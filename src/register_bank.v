==> flow/design.v <==
module RegBank
#(parameter WIDTH = 4, SIZE = 3)
(
 input                  clk,
 input                  we3,
 input [SIZE-1:0]       A1,
 input [SIZE-1:0]       A2,
 input [SIZE-1:0]       A3,
 input [WIDTH-1:0]      WD3,
 output [WIDTH-1:0] RD1,
 output [WIDTH-1:0] RD2
);
  reg [WIDTH-1:0]    register_array [1:2**SIZE-1];
  assign RD1 = (A1 == 0)? 0 : register_array[A1];
  assign RD2 = (A2 == 0)? 0 : register_array[A2];
  always @(posedge clk) begin
     if(we3 == 1'b1 && A3 != 0)
       register_array[A3] <= WD3;
  end
endmodule
## From RTL to reports: RegBank

The steps from the RTL of RegBank to its reports follow in flow order.
Line numbers count from 1 in the design file above.
Operators carry their Yosys type and port widths (W data, S select, Z words).
Library cell names are shortened.
Not given: n/a

| design | value |
|---|---|
| top module | RegBank |
| clock input | clk |
| standard-cell library | sky130hd |
| library corner | tt_025C_1v80 |

## Word level

Yosys after proc, flatten, opt, wreduce and memory -nomap, before mapping. Enables and synchronous resets that opt folds into registers are not counted as muxes. Memory bits, and registers merged into a memory's read port (data or address), are not among the register bits. Print and check cells are not counted. Equal cells are merged and count once.
Memory sizes are those after Yosys's memory passes, which may raise the word count (mostly to a power of two), join words into wider ones and drop unused or constant bits.

| operators by class | value |
|---|---|
| add/sub/neg operators | 0 |
| bitwise logic cells | 0 |
| reductions and logical operators | 4 |
| equal/unequal tests | 0 |
| shifts and indexed selects | 0 |
| multipliers | 0 |
| mux-type cells | 5 |
| $lt $le $gt $ge | 0 |
| divide/modulo/power cells | 0 |

Operator list:

| cell | number |
|---|---|
| $mux W4 | 3 |
| $logic_not A3 Y1 | 2 |
| $reduce_bool A3 Y1 | 1 |
| $mux W3 | 1 |
| $logic_and A1 B1 Y1 | 1 |
| $mux W1 | 1 |

| storage and ports | value |
|---|---|
| memory bits (writable) | 28 |
| bits in registers | 0 |
| output and inout port bits | 8 |
| word width x clocked read ports | 0 |
| ROM bits | 0 |
| bits in latches | 0 |
| word-level cells | 10 |
| memories | 1 |
| bits of input ports | 15 |

Memory list:

| memory | depth | bits a word | rd ports | write ports | line | text |
|---|---|---|---|---|---|---|
| register_array | 7 | 4 | 2 | 1 | 13 | `reg [WIDTH-1:0]    register_array [1:2**SIZE-1];` |

## Depth

Longest topological path by Yosys (ltp), each cell counted once; first at word level (registers and memories cut), then after technology mapping (sequential cells cut; the memories' decode and read muxes count).

| logic depth | value |
|---|---|
| depth in word-level cells | 3 |
| ABC_AREA | 0 |
| depth in mapped cells | 5 |
| gate-level depth less buffers | 3 |

## Mapped cells and area

Source: synth_stat.txt of the flow (Yosys; design flattened, memories mapped). It holds for the ABC_AREA given above (unset counts as 0); a run with the other value may have another netlist.

Cell types:

| type | number | total area (µm²) |
|---|---|---|
| edfxtp_1 | 28 | 840.806 |
| mux2i_1 | 12 | 120.115 |
| mux2_2 | 5 | 56.304 |
| mux4_2 | 2 | 45.043 |
| a221oi_1 | 4 | 35.034 |
| a311oi_1 | 4 | 35.034 |
| nor2b_1 | 5 | 31.28 |
| a211oi_1 | 4 | 30.029 |
| nor2_1 | 7 | 26.275 |
| nand2b_1 | 4 | 25.024 |
| buf_2 | 4 | 20.019 |
| a21oi_1 | 3 | 15.014 |
| mux2_4 | 1 | 15.014 |
| nand2_1 | 4 | 15.014 |
| nor3b_1 | 2 | 15.014 |
| buf_6 | 1 | 11.261 |
| o211a_1 | 1 | 10.01 |
| a211o_1 | 1 | 8.758 |

Other cell types: 9; their cells: 10.

| synthesis totals | value |
|---|---|
| sequential area | 840.8 µm² |
| mapped flip-flops | 28 |
| buffer cells | 8 |
| standard cells after synthesis | 102 |
| synthesis area | 1413.9 µm² |

## Timing after synthesis

Source: OpenSTA report_checks on the synthesized netlist (no wires, ideal clock, input and output delay 20% of the period each), path of least setup slack; recovery checks are left aside. Register names are those of the netlist, which keeps one name where synthesis merged equal registers.

| timing path after synthesis | value |
|---|---|
| kind | input to output |
| from | input port A1[1] |
| to | output port RD1[1] |
| driving pins on the path | 4 |
| input delay | 332 ps |
| buffers on the path | 1 |
| data arrival time | 1265 ps |
| slack | 63 ps |
| required time | 1328 ps |
| time at the first pin | 332 ps |
| period | 1660 ps |
| delay of the path | 933 ps |
| output delay | 332 ps |
| period reached after synthesis | 1597 ps |

"delay of the path" = arrival - input delay + setup time.
At an output port there is no setup time.
"driving pins on the path": output pins that drive a net of the path, with the launching flip-flop's if there is one; two outputs of one cell count as two.
"period reached after synthesis" = period - worst setup slack (recovery checks aside). The figure is calculated, with input and output delays left at 20% of the set period.
Between the ends stands the longest chain of elaborated cells between them, by number of cells; it is not shown to be the way that was timed. Of several equally long chains one is given.
Each line given opens the expression or statement behind the cell; cells for indexed reads and writes are added by Yosys, which also makes memories of some case tables.
The chain passes a memory read, where the word-level depth is cut; so it can be longer than that depth.

| between the ends, after synthesis | value |
|---|---|
| cells stage by stage | buf_6 mux2_4 a22o_1 a211o_1 |
| cells in the longest elaborated chain | 2 |
| elaborated cells between the ends (all ways) | 3 |
| source lines of those cells | 2 |
| those cells by class | 1 x mux; 1 x reduce/logical; 1 x memory |

RTL lines, path after synthesis:

| item | line | text |
|---|---|---|
| start: declaration | 6 | `input [SIZE-1:0]       A1,` |
| $mem_v2 Z7 W4 | 13 | `reg [WIDTH-1:0]    register_array [1:2**SIZE-1];` |
| $mux W4 | 14 | `assign RD1 = (A1 == 0)? 0 : register_array[A1];` |
| end: declaration | 10 | `output [WIDTH-1:0] RD1,` |

## Worst path after layout

From the final timing report of run A: the path of least setup slack in the routed layout; clock arrival at registers is part of the times.
The path's times are printed in steps of 10 ps; the period is the one set.

| timing path after layout | value |
|---|---|
| kind | register to output |
| from | memory register_array[5][1] |
| to | output port RD1[1] |
| required time | 1120 ps |
| output delay | 280 ps |
| period | 1400 ps |
| driving pins on the path | 5 |
| data arrival time | 1500 ps |
| slack | -380 ps |
| time at the first pin | 250 ps |
| buffers on the path | 1 |

Between the ends stands the longest chain of elaborated cells between them, by number of cells; it is not shown to be the way that was timed. Of several equally long chains one is given.
The chain passes a memory read, where the word-level depth is cut; so it can be longer than that depth.

| between the ends, after layout | value |
|---|---|
| cells stage by stage | edfxtp_1 mux2_4 a22o_1 a211o_1 buf_2 |
| cells in the longest elaborated chain | 2 |
| elaborated cells between the ends (all ways) | 2 |
| source lines of those cells | 2 |
| those cells by class | 1 x mux; 1 x memory |

RTL lines, path after layout:

| item | line | text |
|---|---|---|
| start: declaration | 13 | `reg [WIDTH-1:0]    register_array [1:2**SIZE-1];` |
| $mem_v2 Z7 W4 | 13 |  |
| $mux W4 | 14 | `assign RD1 = (A1 == 0)? 0 : register_array[A1];` |
| end: declaration | 10 | `output [WIDTH-1:0] RD1,` |

--- measured runs ---
Module RegBank, platform sky130hd: 2 stored runs of the flow (Yosys, OpenROAD) with differing settings, in no particular order. Input and output delays are each 20% of the period that was set; the output load is 0.01 pF.
"achieved period": clock period set for the run, less the worst setup slack. It is reckoned from that one timing run; input and output delays stay at 20% of the period that was set.
By "time of the worst setup path" is meant the share of the clock period that the worst setup path is allowed (20% is reserved at inputs, 20% at outputs), minus its slack. Clock arrival times at its registers enter into it.
"total power after layout": no workload was simulated; the value follows from the tool's default switching activity.
"time of the worst setup path" is known to 10 ps.

#### Run A

| setting | value |
|---|---|
| period_ns | `1.4` |
| CORE_UTILIZATION | `22` |
| SETUP_SLACK_MARGIN | `0.01` |
| PLACE_DENSITY_LB_ADDON | `0.09` |
| CORE_MARGIN | `2` |
| CTS_CLUSTER_SIZE | `33` |
| CAP_MARGIN | `20` |
| SLEW_MARGIN | `20` |
| MAX_ROUTING_LAYER | `met5` |

| result | value |
|---|---|
| post-synthesis cell area | 1413.9 µm² |
| area of the die | 7083.8 µm² |
| area of the standard cells in the finished layout | 2145.8 µm² |
| utilization after layout | 34.2 % |
| setup slack of the critical path | -385 ps |
| total negative setup slack | -2479 ps |
| lowest hold slack | 721 ps |
| total power after layout | 1.710 mW |
| achieved period | 1785 ps |
| time of the worst setup path | 1500 ps |
| worst setup path type | register to output |

#### Run B

| setting | value |
|---|---|
| period_ns | `2.78` |
| CORE_UTILIZATION | `39` |
| PLACE_DENSITY_LB_ADDON | `0.01` |
| CORE_ASPECT_RATIO | `0.67` |
| CORE_MARGIN | `3` |
| CELL_PAD_IN_SITES_GLOBAL_PLACEMENT | `0` |
| CELL_PAD_IN_SITES_DETAIL_PLACEMENT | `0` |
| GPL_TIMING_DRIVEN | `0` |
| CTS_CLUSTER_SIZE | `50` |
| CTS_CLUSTER_DIAMETER | `50` |
| CAP_MARGIN | `35` |
| MIN_ROUTING_LAYER | `met1` |
| MAX_ROUTING_LAYER | `met4` |
| SLEW_MARGIN | `20` |

| result | value |
|---|---|
| post-synthesis cell area | 1413.9 µm² |
| area of the die | 4398.5 µm² |
| area of the standard cells in the finished layout | 1717.9 µm² |
| utilization after layout | 50.8 % |
| setup slack of the critical path | 170 ps |
| total negative setup slack | 0 ps |
| lowest hold slack | 1003 ps |
| total power after layout | 0.8063 mW |
| achieved period | 2610 ps |
| time of the worst setup path | 1500 ps |
| worst setup path type | input to output |
--- end ---
