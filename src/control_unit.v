==> flow/design.v <==
module CU_main_decoder(
  input [3:0] curr_state,
  output pc_up,
  output adr_src,
  output mem_wr,
  output ir_rd,
  output [1:0] result_src,
  output [1:0] alu_src_b,
  output [1:0] alu_src_a,
  output [1:0] imm_src,
  output reg_wr
);
  reg [12:0] buffer_out;
  assign {
    	pc_up, 
        adr_src,
        mem_wr,
        ir_rd,
        result_src,
        alu_src_b,
        alu_src_a,
        imm_src,
        reg_wr
  } = buffer_out;
  always @(curr_state) begin
    case(curr_state)
      4'b0000:		buffer_out = 13'b1001101000xx0;
      4'b0001:		buffer_out = 13'b0x00xxxxxxxx0;
      4'b0010: 	buffer_out = 13'b0x00xx0101010;
      4'b0011:	buffer_out = 13'b010000xxxxxx0;
      4'b0100:		buffer_out = 13'b0x0001xxxxxx1;
      4'b0101:	buffer_out = 13'b011000xxxxxx0;
      4'b0110:	buffer_out = 13'b0x00xx0010xx0;
      4'b0111:		buffer_out = 13'b0x0000xxxxxx1;
      4'b1000:	buffer_out = 13'b0x00xx0110000;
      4'b1001:		buffer_out = 13'b0x00100101110;
      default:		buffer_out = 13'b0000000000000;  
    endcase
  end
endmodule
module CU_sequential(
  input		 [3:0]	curr_state,
  input		 [1:0]	op,
  input 	 [2:0]	func_3,
  output reg [3:0]	next_state
);
  always @(curr_state) begin
    case(curr_state)
      4'b0000:		next_state = 4'b0001;
      4'b0001:		begin
        if(op == 2'b00)	next_state = 4'b0110;
        else if(op == 2'b01) next_state = 4'b1000;
        else if(op == 2'b10) next_state = 4'b0010;
        else next_state = 4'b1001; 
      end
      4'b0010: 	begin
        if(func_3 == 3'b000)		next_state = 4'b0011;
        else if(func_3 == 3'b001)	next_state = 4'b0101;
        else 						next_state = 4'b0001;
      end
      	4'b0011:	next_state = 4'b0100;
  	    4'b0100:		next_state = 4'b0000;
   		4'b0101:	next_state = 4'b0000;
     	4'b0110:	next_state = 4'b0111;
     	4'b0111:		next_state = 4'b0000;
		4'b1000:	next_state = 4'b0111;
     	4'b1001:		next_state = 4'b0000;
      	default:		next_state = 4'b0001;  
    endcase
  end
endmodule
module alu_decoder(
  input [3:0] curr_state,
  input [2:0] func,
  output reg [2:0] alu_control
);
  always @(curr_state) begin
    case(curr_state)
      4'b0000:		alu_control = 3'b000;
      4'b0001:		alu_control = 3'bxxx;
      4'b0010: 	alu_control = 3'b000;
      4'b0011:	alu_control = 3'bxxx;
      4'b0100:		alu_control = 3'bxxx;
      4'b0101:	alu_control = 3'bxxx;
      4'b0110:	alu_control = func;
      4'b0111:		alu_control = func;
      4'b1000:	alu_control = func;
      4'b1001:		alu_control = 3'b000;
      default:		alu_control = 3'b000;  
    endcase
  end
endmodule
module control_unit(
  input 			zero_flag,
  input				clk,
  input		[15:0] instruction,
  input 			reset,
  output	pc_write,
  output			adr_src,
  output			mem_wr,
  output			ir_wr,
  output			reg_wr,
  output	[1:0]	result_src,
  output	[2:0]	alu_control,
  output	[1:0]	alu_src_b,
  output	[1:0]	alu_src_a,
  output	[1:0]	imm_src,
  output reg [3:0] curr_state
);
  wire [1:0] op;
  assign op = instruction[1:0];
  wire [2:0] func_3;
  assign func_3 = instruction[15:13];
  wire [3:0] next_state;
  wire pc_update;
  CU_main_decoder cu_decoder(
		.curr_state(curr_state) ,
		.pc_up(pc_update),
		.adr_src(adr_src),
		.mem_wr(mem_wr) ,
		.ir_rd(ir_wr),
		.result_src(result_src),
		.alu_src_b(alu_src_b),
		.alu_src_a(alu_src_a),
		.imm_src(imm_src),
		.reg_wr(reg_wr)
	);
	alu_decoder aludecod(.curr_state(curr_state) , .func(func_3), .alu_control(alu_control));
	assign pc_write = pc_update || ((~zero_flag) && (curr_state == 4'b1001)); 
	CU_sequential cseq(.curr_state(curr_state), .op(op), .func_3(func_3), .next_state(next_state));
	always @(posedge clk) begin
		if (reset == 1'b1) curr_state = 4'b0000;
		else curr_state = next_state;    
	end
endmodule
# From RTL to reports: control_unit
# What the tools print for control_unit, step after step.
# Lines are those of the file above, counted from 1.
# Operators carry their Yosys type and port widths (W data, S select, Z words).
# Not given: n/a
dict set report setup {
  top_module {control_unit}
  clock_port {clk}
  lib {sky130hd}
  corner {tt_025C_1v80}
}

# Elaborated design
# Source: Yosys, flattened and elaborated, memories not mapped. Widths are those after wreduce. Print and check cells do not count. Equal cells are merged and count once.
# Memory sizes are those after Yosys's memory passes, which may raise the word count (mostly to a power of two), join words into wider ones and drop unused or constant bits.
dict set report bits {
  output_inout_bits 20
  clocked_rd_ports_x_width 13
  word_cells 31
  reg_bits 4
  rom_bits 208
  mem_count 1
  in_bits 19
}
dict set report classes {
  bitwise 1
  equal 12
  n_reduce_logical 8
  mux 8
}
# memory size word_bits rd write_ports line
set mem_list {}
lappend mem_list {{(no name shown)} 16 13 1 0 26} ;# case(curr_state)
# op count
set ops {}
lappend ops {{$pmux W4 S5} 1}
lappend ops {{$mux W4} 5}
lappend ops {{$eq A4 B3 Y1 const B} 4}
lappend ops {{$eq A4 B2 Y1 const B} 2}
lappend ops {{$eq A4 B4 Y1 const B} 2}
lappend ops {{$reduce_or A4 Y1} 2}
lappend ops {{$pmux W3 S2} 1}
lappend ops {{$eq A4 B1 Y1 const B} 1}
lappend ops {{$eq A3 B1 Y1 const B} 1}
lappend ops {{$logic_not A3 Y1} 1}
lappend ops {{$reduce_or A3 Y1} 1}
lappend ops {{$mux W3} 1}
lappend ops {{$eq A2 B1 Y1 const B} 1}
lappend ops {{$eq A2 B2 Y1 const B} 1}
lappend ops {{$logic_not A2 Y1} 1}
lappend ops {{$reduce_or A2 Y1} 1}
lappend ops {{$logic_and A1 B1 Y1} 1}
lappend ops {{$logic_or A1 B1 Y1} 1}
lappend ops {{$not A1 Y1} 1}

# Logic depth
# Yosys ltp: most cells in a row. Word level: on the elaborated netlist, between registers, memories and ports. Mapped: between sequential cells and ports; inverters and the memories' decode and read muxes count.
dict set report logic_depth {
  ltp_word 6
  abc_area 0
  depth_mapped 8
  ltp_nobuf 7
}

# After synthesis
# The flow's flattened synthesis, as Yosys stat reports it; memories are mapped. The netlist is that of the ABC_AREA named above (0 if unset); the other value can give another one.
dict set report mapped {
  ffs 14
  seqArea_um2 280.3
  stdcells 78
  yosys_area_um2 708.2
}
# type count area_total_um2
set by_type {}
lappend by_type {sky130_fd_sc_hd__dfxtp_1 14 280.269}
lappend by_type {sky130_fd_sc_hd__ha_1 4 50.048}
lappend by_type {sky130_fd_sc_hd__and2_1 6 37.536}
lappend by_type {sky130_fd_sc_hd__inv_1 10 37.536}
lappend by_type {sky130_fd_sc_hd__buf_4 3 22.522}
lappend by_type {sky130_fd_sc_hd__buf_6 2 22.522}
lappend by_type {sky130_fd_sc_hd__o21ai_0 4 20.019}
lappend by_type {sky130_fd_sc_hd__nor2b_1 3 18.768}
lappend by_type {sky130_fd_sc_hd__a21boi_0 2 15.014}
lappend by_type {sky130_fd_sc_hd__nand2_1 4 15.014}
lappend by_type {sky130_fd_sc_hd__nor3b_1 2 15.014}
lappend by_type {sky130_fd_sc_hd__nor3b_2 1 12.512}
lappend by_type {sky130_fd_sc_hd__nor2_1 3 11.261}
lappend by_type {sky130_fd_sc_hd__a41o_1 1 10.01}
lappend by_type {sky130_fd_sc_hd__mux2i_1 1 10.01}
lappend by_type {sky130_fd_sc_hd__nor3_1 2 10.01}
lappend by_type {sky130_fd_sc_hd__o31a_2 1 10.01}
lappend by_type {sky130_fd_sc_hd__or4b_1 1 10.01}
# Not listed: further types 14, cells in them 14.
# The figures by module come from a second, unflattened synthesis with its own total; it is not the netlist above.
dict set report hier_totals {
  hier_cells 65
  area_unflattened_um2 501.7
}
# Rows give one instance, submodules left out.
# mod instances cells mod_seq_area_um2 area_um2
set by_module {}
lappend by_module {CU_main_decoder 1 28 0.0 191.4}
lappend by_module {CU_sequential 1 22 0.0 142.6}
lappend by_module {control_unit 1 10 80.1 127.6}
lappend by_module {alu_decoder 1 5 0.0 40.0}

# Worst setup path after synthesis
# Source: OpenSTA report_checks on the synthesized netlist (no wires, ideal clock, input and output delay 20% of the period each), path of least setup slack; recovery checks are left aside. Register names are those of the netlist, which keeps one name where synthesis merged equal registers.
dict set report synth_path {
  path_kind {flip-flop to flip-flop}
  from {register curr_state[2]}
  to {register (name not given)}
  t_first_pin_ns 0.000
  path_delay_ns 1.881
  setup_ns 0.117
  required_time_ns 1.863
  driving_pins 8
  tclk_ns 1.98
  setup_slack_ns 0.099
  arrival_ns 1.764
  path_buffers 1
  synth_period_reached_ns 1.881
}
# "path_delay_ns" = arrival - input delay + setup time.
# "driving_pins": output pins that drive a net of the path, with the launching flip-flop's if there is one; two outputs of one cell count as two.
# "synth_period_reached_ns" is the clock period less the worst setup slack; recovery checks do not enter. This is arithmetic on one report: input and output delays are still those of the set period (20% each).
# The rows between start and end are the longest chain of elaborated cells between them; the timing report does not say that the signal goes this way. Where chains are equally long, one stands for them.
# A line is the first line of the expression or statement that the cell stems from. Yosys adds cells for indexed reads and writes and turns some case tables into memories.
dict set report synth_via {
  cell_sequence {sky130_fd_sc_hd__dfxtp_1 -> sky130_fd_sc_hd__buf_6 -> sky130_fd_sc_hd__o21a_1 -> sky130_fd_sc_hd__nor3_1 -> sky130_fd_sc_hd__a21boi_0 -> sky130_fd_sc_hd__inv_1 -> sky130_fd_sc_hd__ha_1 -> sky130_fd_sc_hd__a22o_1}
  elab_chain_len 4
  cells_between 13
}
# item line
set synth_lines {}
lappend synth_lines {{start, declared} 108} ;# output reg [3:0] curr_state
lappend synth_lines {{start, assigned} 132} ;# if (reset == 1'b1) curr_state = 4'b0000;
lappend synth_lines {{start, assigned} 133} ;# else curr_state = next_state;
lappend synth_lines {{$eq A4 B4 Y1} 48} ;# case(curr_state)
lappend synth_lines {{$reduce_or A4 Y1} n/a}
lappend synth_lines {{$pmux W4 S5} 48}
lappend synth_lines {{$mux W4} n/a}

# Worst path after layout
# From the final timing report of flow run 1: the path of least setup slack in the routed layout; clock arrival at registers is part of the times.
dict set report layout_path {
  path_kind {flip-flop to output port}
  from {register curr_state[3]}
  to {output port alu_control[1]}
  arrival_ns 1.92
  driving_pins 6
  tclk_ns 2.7
  t_first_pin_ns 0.24
  setup_slack_ns 0.24
  required_time_ns 2.16
  path_buffers 1
  output_delay_ns 0.54
}
# The rows between start and end are the longest chain of elaborated cells between them; the timing report does not say that the signal goes this way. Where chains are equally long, one stands for them.
dict set report layout_via {
  cell_sequence {sky130_fd_sc_hd__dfxtp_1 -> sky130_fd_sc_hd__nor2b_1 -> sky130_fd_sc_hd__and2_1 -> sky130_fd_sc_hd__a21o_1 -> sky130_fd_sc_hd__and2_1 -> sky130_fd_sc_hd__clkdlybuf4s50_1}
  elab_chain_len 3
  cells_between 10
}
# item line
set layout_lines {}
lappend layout_lines {{start, declared} 108} ;# output reg [3:0] curr_state
lappend layout_lines {{start, assigned} 132} ;# if (reset == 1'b1) curr_state = 4'b0000;
lappend layout_lines {{start, assigned} 133} ;# else curr_state = next_state;
lappend layout_lines {{$eq A4 B3 Y1} 78} ;# case(curr_state)
lappend layout_lines {{$reduce_or A3 Y1} n/a}
lappend layout_lines {{$pmux W3 S2} 78}
lappend layout_lines {{end, declared} 104} ;# output [2:0] alu_control,

control_unit through Yosys and OpenROAD on sky130hd: 2 stored runs, unordered, with their settings and measured results. The constraints put input and output delay at 20% of the set period each and load the outputs with 0.01 pF.
"worstPathTime_ns" is the time allowed to the run's worst setup path (the clock period less input and output delay, where it has them) less its slack. Clock arrival times count: a late capture clock shortens it, a late launch clock lengthens it.
"total_power_mw": no workload was simulated; the value follows from the tool's default switching activity.

[flow] flow run 1: files
==> flow/run.sh <==
#!/bin/bash
# the make line also repeats the synthesis and layout settings of config.mk as NAME=value (left out here)
make -C /OpenROAD-flow-scripts/flow DESIGN_CONFIG=/design/flow/config.mk WORK_HOME=/design/flow/orfs CLKGATE_MAP_FILE= finish
==> flow/config.mk <==
export PLATFORM = sky130hd
export DESIGN_NAME = control_unit
export DESIGN_NICKNAME = control_unit
export VERILOG_FILES = /design/flow/design.v
export SDC_FILE = /design/flow/constraint.sdc
export NUM_CORES = 4
export LEC_CHECK = 0
export CAP_MARGIN = 20
export CORE_ASPECT_RATIO = 1.47
export CORE_MARGIN = 8
export CORE_UTILIZATION = 26
export CTS_CLUSTER_DIAMETER = 318
export MIN_ROUTING_LAYER = met1
export PLACE_DENSITY_LB_ADDON = 0.13
export SLEW_MARGIN = 20
export TNS_END_PERCENT = 30
==> flow/constraint.sdc <==
create_clock -name core_clock -period 2.7 [get_ports {clk}]
set_input_delay 0.5400 -clock core_clock [delete_from_list [all_inputs] [get_ports {clk}]]
set_output_delay 0.5400 -clock core_clock [all_outputs]
set_load 0.01 [all_outputs]

[flow] flow run 1: metrics
[metrics] post_synth_area_um2 = 708.2
[metrics] die_um2 = 4680.8
[metrics] worstPathTime_ns = 1.92
[metrics] worstPathKind = flip-flop to output port
[metrics] total_power_mw = 0.5662
[metrics] fin_hold_ws_ns = 0.719
[metrics] setupTns_ns = 0.000
[metrics] final_setup_ws_ns = 0.236
[metrics] finalCellArea_um2 = 1044.8

[flow] flow run 2: files
==> flow/run.sh <==
#!/bin/bash
# the make line also repeats the synthesis and layout settings of config.mk as NAME=value (left out here)
make -C /OpenROAD-flow-scripts/flow DESIGN_CONFIG=/design/flow/config.mk WORK_HOME=/design/flow/orfs CLKGATE_MAP_FILE= finish
==> flow/config.mk <==
export PLATFORM = sky130hd
export DESIGN_NAME = control_unit
export DESIGN_NICKNAME = control_unit
export VERILOG_FILES = /design/flow/design.v
export SDC_FILE = /design/flow/constraint.sdc
export NUM_CORES = 4
export LEC_CHECK = 0
export CAP_MARGIN = 20
export CELL_PAD_IN_SITES_GLOBAL_PLACEMENT = 3
export CORE_ASPECT_RATIO = 1.87
export CORE_MARGIN = 4
export CORE_UTILIZATION = 56
export CTS_CLUSTER_DIAMETER = 192
export CTS_CLUSTER_SIZE = 12
export MAX_ROUTING_LAYER = met5
export PLACE_DENSITY_LB_ADDON = 0.22
export SLEW_MARGIN = 20
==> flow/constraint.sdc <==
create_clock -name core_clock -period 1.53 [get_ports {clk}]
set_input_delay 0.3060 -clock core_clock [delete_from_list [all_inputs] [get_ports {clk}]]
set_output_delay 0.3060 -clock core_clock [all_outputs]
set_load 0.01 [all_outputs]

[flow] flow run 2: unfinished; error PDN-0185 in floorplanning
